==> flow/design.v <==
`timescale 1ns / 1ps
module stream_tlaster(
    input clk,           
    input start,         
    input [24:0] count,  
    output reg [15:0] m_axis_tdata,
    output reg m_axis_tvalid,
    output reg m_axis_tlast,
    input m_axis_tready,
    input [15:0] s_axis_tdata,
    input s_axis_tvalid,
    output reg s_axis_tready
);
    localparam IDLE = 0,
               RUNNING = 1,
               WAIT_FOR_TREADY = 2;
    reg [1:0] state = IDLE;
    reg [24:0] valid_count;
    reg s_axis_tvalid_prev;
    always @(posedge clk) begin
        case (state)
            IDLE: begin
                valid_count <= 0;
                s_axis_tvalid_prev <= 0;
                m_axis_tlast <= 0;
                m_axis_tvalid <= 0;
                s_axis_tready <= 1;
                if (start)
                    state <= RUNNING;
            end
            RUNNING: begin
                m_axis_tdata <= s_axis_tdata;
                m_axis_tvalid <= s_axis_tvalid;
                s_axis_tready <= m_axis_tready;
                if (!s_axis_tvalid_prev && s_axis_tvalid) begin
                    valid_count <= valid_count + 1;
                    if (valid_count == count-1) begin
                        m_axis_tlast <= 1;
                        state <= WAIT_FOR_TREADY;
                    end else begin
                        m_axis_tlast <= 0;
                    end
                end else begin
                    m_axis_tlast <= 0;
                end
                s_axis_tvalid_prev <= s_axis_tvalid;
            end
            WAIT_FOR_TREADY: begin
                if( m_axis_tready ) begin
                    m_axis_tlast <= 0;
                    m_axis_tvalid <= 0;
                    state <= IDLE;
                end               
            end
        endcase
    end
endmodule
; ---- Tool chain data of stream_tlaster
; The steps from the RTL of stream_tlaster to its reports follow in flow order.
; Line numbers count from 1 in the design file above.
; Operators carry their Yosys type and port widths (W data, S select, Z words).
; Library cell names are shortened.
; A cell with -- has no value.
[design]
top_module = stream_tlaster
clock = clk
cell_library = sky130hd
pvt_corner = tt_025C_1v80

; ---- Elaborated design
; Yosys after proc, flatten, opt, wreduce and memory -nomap, before mapping. Memory bits, and registers merged into a memory's read port (data or address), are not among the register bits. Print and check cells are not counted. Equal cells are merged and count once.
[word_totals]
wordCells = 38
rom_bits = 0
clocked_rd_ports_x_width = 0
mem_bits_rw = 0
ff_bits = 47
n_memories = 0
latch_bits = 0
input_bits = 45
[op_classes]
n_mul = 0
addsub = 2
shift = 0
n_mux = 14
n_logic = 0
n_cmp = 0
eq_ne = 7
n_div = 0
n_reduce_logical = 8
[op_table]
columns = cell, count
row1 = $pmux W25 S2, 1
row2 = $eq A25 B32 Y1, 1
row3 = $sub A25 B1 Y26 const B, 1
row4 = $add A25 B1 Y25 const B, 1
row5 = $mux W25, 1
row6 = $ne A2 B2 Y1 const B, 4
row7 = $mux W2, 4
row8 = $pmux W2 S3, 1
row9 = $pmux W1 S3, 2
row10 = $reduce_and A5 Y1, 1
row11 = $reduce_and A2 Y1, 2
row12 = $pmux W1 S2, 2
row13 = $reduce_bool A3 Y1, 1
row14 = $mux W1, 3
row15 = $eq A2 B1 Y1 const B, 1
row16 = $eq A2 B2 Y1 const B, 1
row17 = $logic_not A2 Y1, 1
row18 = $reduce_bool A2 Y1, 1
row19 = $logic_and A1 B1 Y1, 1
row20 = $logic_not A1 Y1, 1

; ---- Longest topological paths
; Depth = most cells in a row (Yosys ltp): at word level without a register or memory, in the mapped netlist without a sequential cell, where the memories' decode and read muxes count.
[logic_depth]
word_depth = 5
abc_area = 0
ltp_mapped = 10

; ---- Netlist
; Source: synth_stat.txt of the flow (Yosys; design flattened, memories mapped). It holds for the ABC_AREA given above (unset counts as 0); a run with the other value may have another netlist.
[by_type]
columns = cell_type, count, type_area_um2
row1 = edfxtp_1, 47, 1.41E+03
row2 = xnor2_1, 28, 245.235
row3 = xor2_1, 24, 210.202
row4 = nor2_1, 40, 150.144
row5 = nand3_1, 22, 110.106
row6 = ha_1, 6, 75.072
row7 = nand2_1, 16, 60.058
row8 = nor3_1, 12, 60.058
row9 = nor4_1, 8, 50.048
row10 = nor4b_1, 5, 43.792
row11 = or3_1, 7, 43.792
row12 = and2_1, 6, 37.536
row13 = inv_1, 10, 37.536
row14 = nand4_1, 6, 37.536
row15 = nor4_2, 3, 37.536
row16 = a21oi_1, 7, 35.034
row17 = and4_1, 4, 35.034
row18 = clkbuf_1, 7, 26.275
; Other cell types: 33; their cells: 48.
[synth_totals]
synth_area_um2 = 3096.7
ff_cells = 47
sequential_area_um2 = 1411.4
n_buf = 12
cells = 306

; ---- Worst setup path after synthesis
; Source: OpenSTA report_checks on the synthesized netlist (no wires, ideal clock, input and output delay 20% of the period each), path of least setup slack; recovery checks are left aside. Register names are those of the netlist, which keeps one name where synthesis merged equal registers.
[synth_path]
path_type = flip-flop to flip-flop
start = register state[0]
end = register valid_count[0]
clock_period_ns = 3.85
stages = 3
arrival_ns = 2.792
setup_time_ns = 0.442
t_required_ns = 3.408
path_slack_ns = 0.616
launch_ns = 0.000
delay_ns = 3.234
synth_period_reached_ns = 3.234
; "delay_ns" = arrival - input delay + setup time.
; "stages" counts driving pins, that of a launching flip-flop among them; a cell with two outputs on the path counts twice.
; "synth_period_reached_ns" is the clock period less the worst setup slack; recovery checks do not enter. This is arithmetic on one report: input and output delays are still those of the set period (20% each).
; The rows between start and end are the longest chain of elaborated cells between them; the timing report does not say that the signal goes this way. Where chains are equally long, one stands for them.
; A line is the first line of the expression or statement that the cell stems from. Yosys adds cells for indexed reads and writes and turns some case tables into memories.
; A register here has more assigning lines than the two given.
; Only ways into the end's enable, where the timed path ends, are counted here.
[synth_between]
cell_sequence = edfxtp_1 -> ha_1 -> o21ai_0
elab_chain_len = 3
cells_between = 5
cone_classes = eq/ne (2); reduce/logical (3)
[synth_rtl]
columns = item, line
row1 = from (decl), 17  ; reg [1:0] state = IDLE;
row2 = from (assign), 29  ; state <= RUNNING;
row3 = from (assign), 39  ; state <= WAIT_FOR_TREADY;
row4 = $eq A2 B1 Y1, 21  ; case (state)
row5 = $ne A2 B2 Y1, --
row6 = $reduce_and A2 Y1, --
row7 = to (assign), 23  ; valid_count <= 0;
row8 = to (assign), 36  ; valid_count <= valid_count + 1;
row9 = to (decl), 18  ; reg [24:0] valid_count;

; ---- Worst path after layout
; Path of least setup slack in the final report of run 1 (OpenROAD, finished layout, wires in). Where an end is a register, its clock arrival counts in the times.
[layout_path]
path_type = input port to flip-flop
start = input count[0]
end = register state[1]
arrival_ns = 4.03
stages = 10
path_slack_ns = 0.90
launch_ns = 0.99
in_delay_ns = 0.99
setup_time_ns = 0.31
clock_period_ns = 4.95
t_required_ns = 4.93
; The rows between start and end are the longest chain of elaborated cells between them; the timing report does not say that the signal goes this way. Where chains are equally long, one stands for them.
; A register here has more assigning lines than the two given.
; Only ways into the end's enable, where the timed path ends, are counted here.
[layout_between]
cell_sequence = clkdlybuf4s50_1 -> inv_1 -> ha_1 -> or4b_1 -> or4_4 -> xnor2_2 -> o2111ai_1 -> a2111oi_2 -> nand4_1 -> a21oi_1
elab_chain_len = 4
cells_between = 4
cone_classes = add/sub (1); eq/ne (2); reduce/logical (1)
[layout_rtl]
columns = item, line
row1 = from (decl), 5  ; input [24:0] count,
row2 = $sub A25 B1 Y26, 37  ; if (valid_count == count-1) begin
row3 = $eq A25 B32 Y1, 37
row4 = $ne A2 B2 Y1, --
row5 = $reduce_and A5 Y1, --
row6 = to (assign), 29  ; state <= RUNNING;
row7 = to (assign), 39  ; state <= WAIT_FOR_TREADY;
row8 = to (decl), 17  ; reg [1:0] state = IDLE;

; Measured data: module stream_tlaster, platform sky130hd, 2 stored runs of the flow under differing settings, order arbitrary. Input and output delays are each 20% of the period that was set; the output load is 0.01 pF.
; "timing.worst_path_ns": the worst setup path's part of the clock period (all of it between registers, 20% less for each end at a port) less its slack. A launch clock that arrives late makes it longer, a capture clock that arrives late makes it shorter.
; By "totalPower_mw" is meant OpenSTA's value without simulated activity: inputs other than the clock are taken to toggle once in ten clock periods, and the tool carries that through the logic.

[run 1: settings]
period_ns = 4.95
CORE_UTILIZATION = 70
SETUP_SLACK_MARGIN = -0.4
PLACE_DENSITY_LB_ADDON = 0.15
HOLD_SLACK_MARGIN = -0.06
CORE_ASPECT_RATIO = 1.72
CORE_MARGIN = 3
CELL_PAD_IN_SITES_GLOBAL_PLACEMENT = 0
CTS_CLUSTER_SIZE = 31
CTS_CLUSTER_DIAMETER = 189
CAP_MARGIN = 20
SLEW_MARGIN = 20
[run 1: results]
die_um2 = 5287.5
tns_setup_ns = 0.000
final_hold_ws_ns = 0.659
timing.worst_path_ns = 3.06
worst_path_kind = input port to flip-flop
post_synth_area_um2 = 3096.7
post_route_stdcell_area_um2 = 3819.9
totalPower_mw = 1.983
timing.setup.ws_ns = 0.899

[run 2: settings]
period_ns = 4.1
CORE_UTILIZATION = 17
SETUP_SLACK_MARGIN = 0.57
PLACE_DENSITY_LB_ADDON = 0.11
CORE_MARGIN = 8
CELL_PAD_IN_SITES_GLOBAL_PLACEMENT = 0
CELL_PAD_IN_SITES_DETAIL_PLACEMENT = 2
TNS_END_PERCENT = 90
GPL_TIMING_DRIVEN = 1
GPL_ROUTABILITY_DRIVEN = 1
CTS_CLUSTER_SIZE = 80
CTS_CLUSTER_DIAMETER = 238
CAP_MARGIN = 30
MIN_ROUTING_LAYER = met2
MAX_ROUTING_LAYER = met4
SLEW_MARGIN = 20
[run 2: results]
die_um2 = 22790.4
tns_setup_ns = 0.000
final_hold_ws_ns = 0.663
timing.worst_path_ns = 2.57
worst_path_kind = input port to flip-flop
post_synth_area_um2 = 3096.7
post_route_stdcell_area_um2 = 4352.9
totalPower_mw = 2.573
timing.setup.ws_ns = 0.715
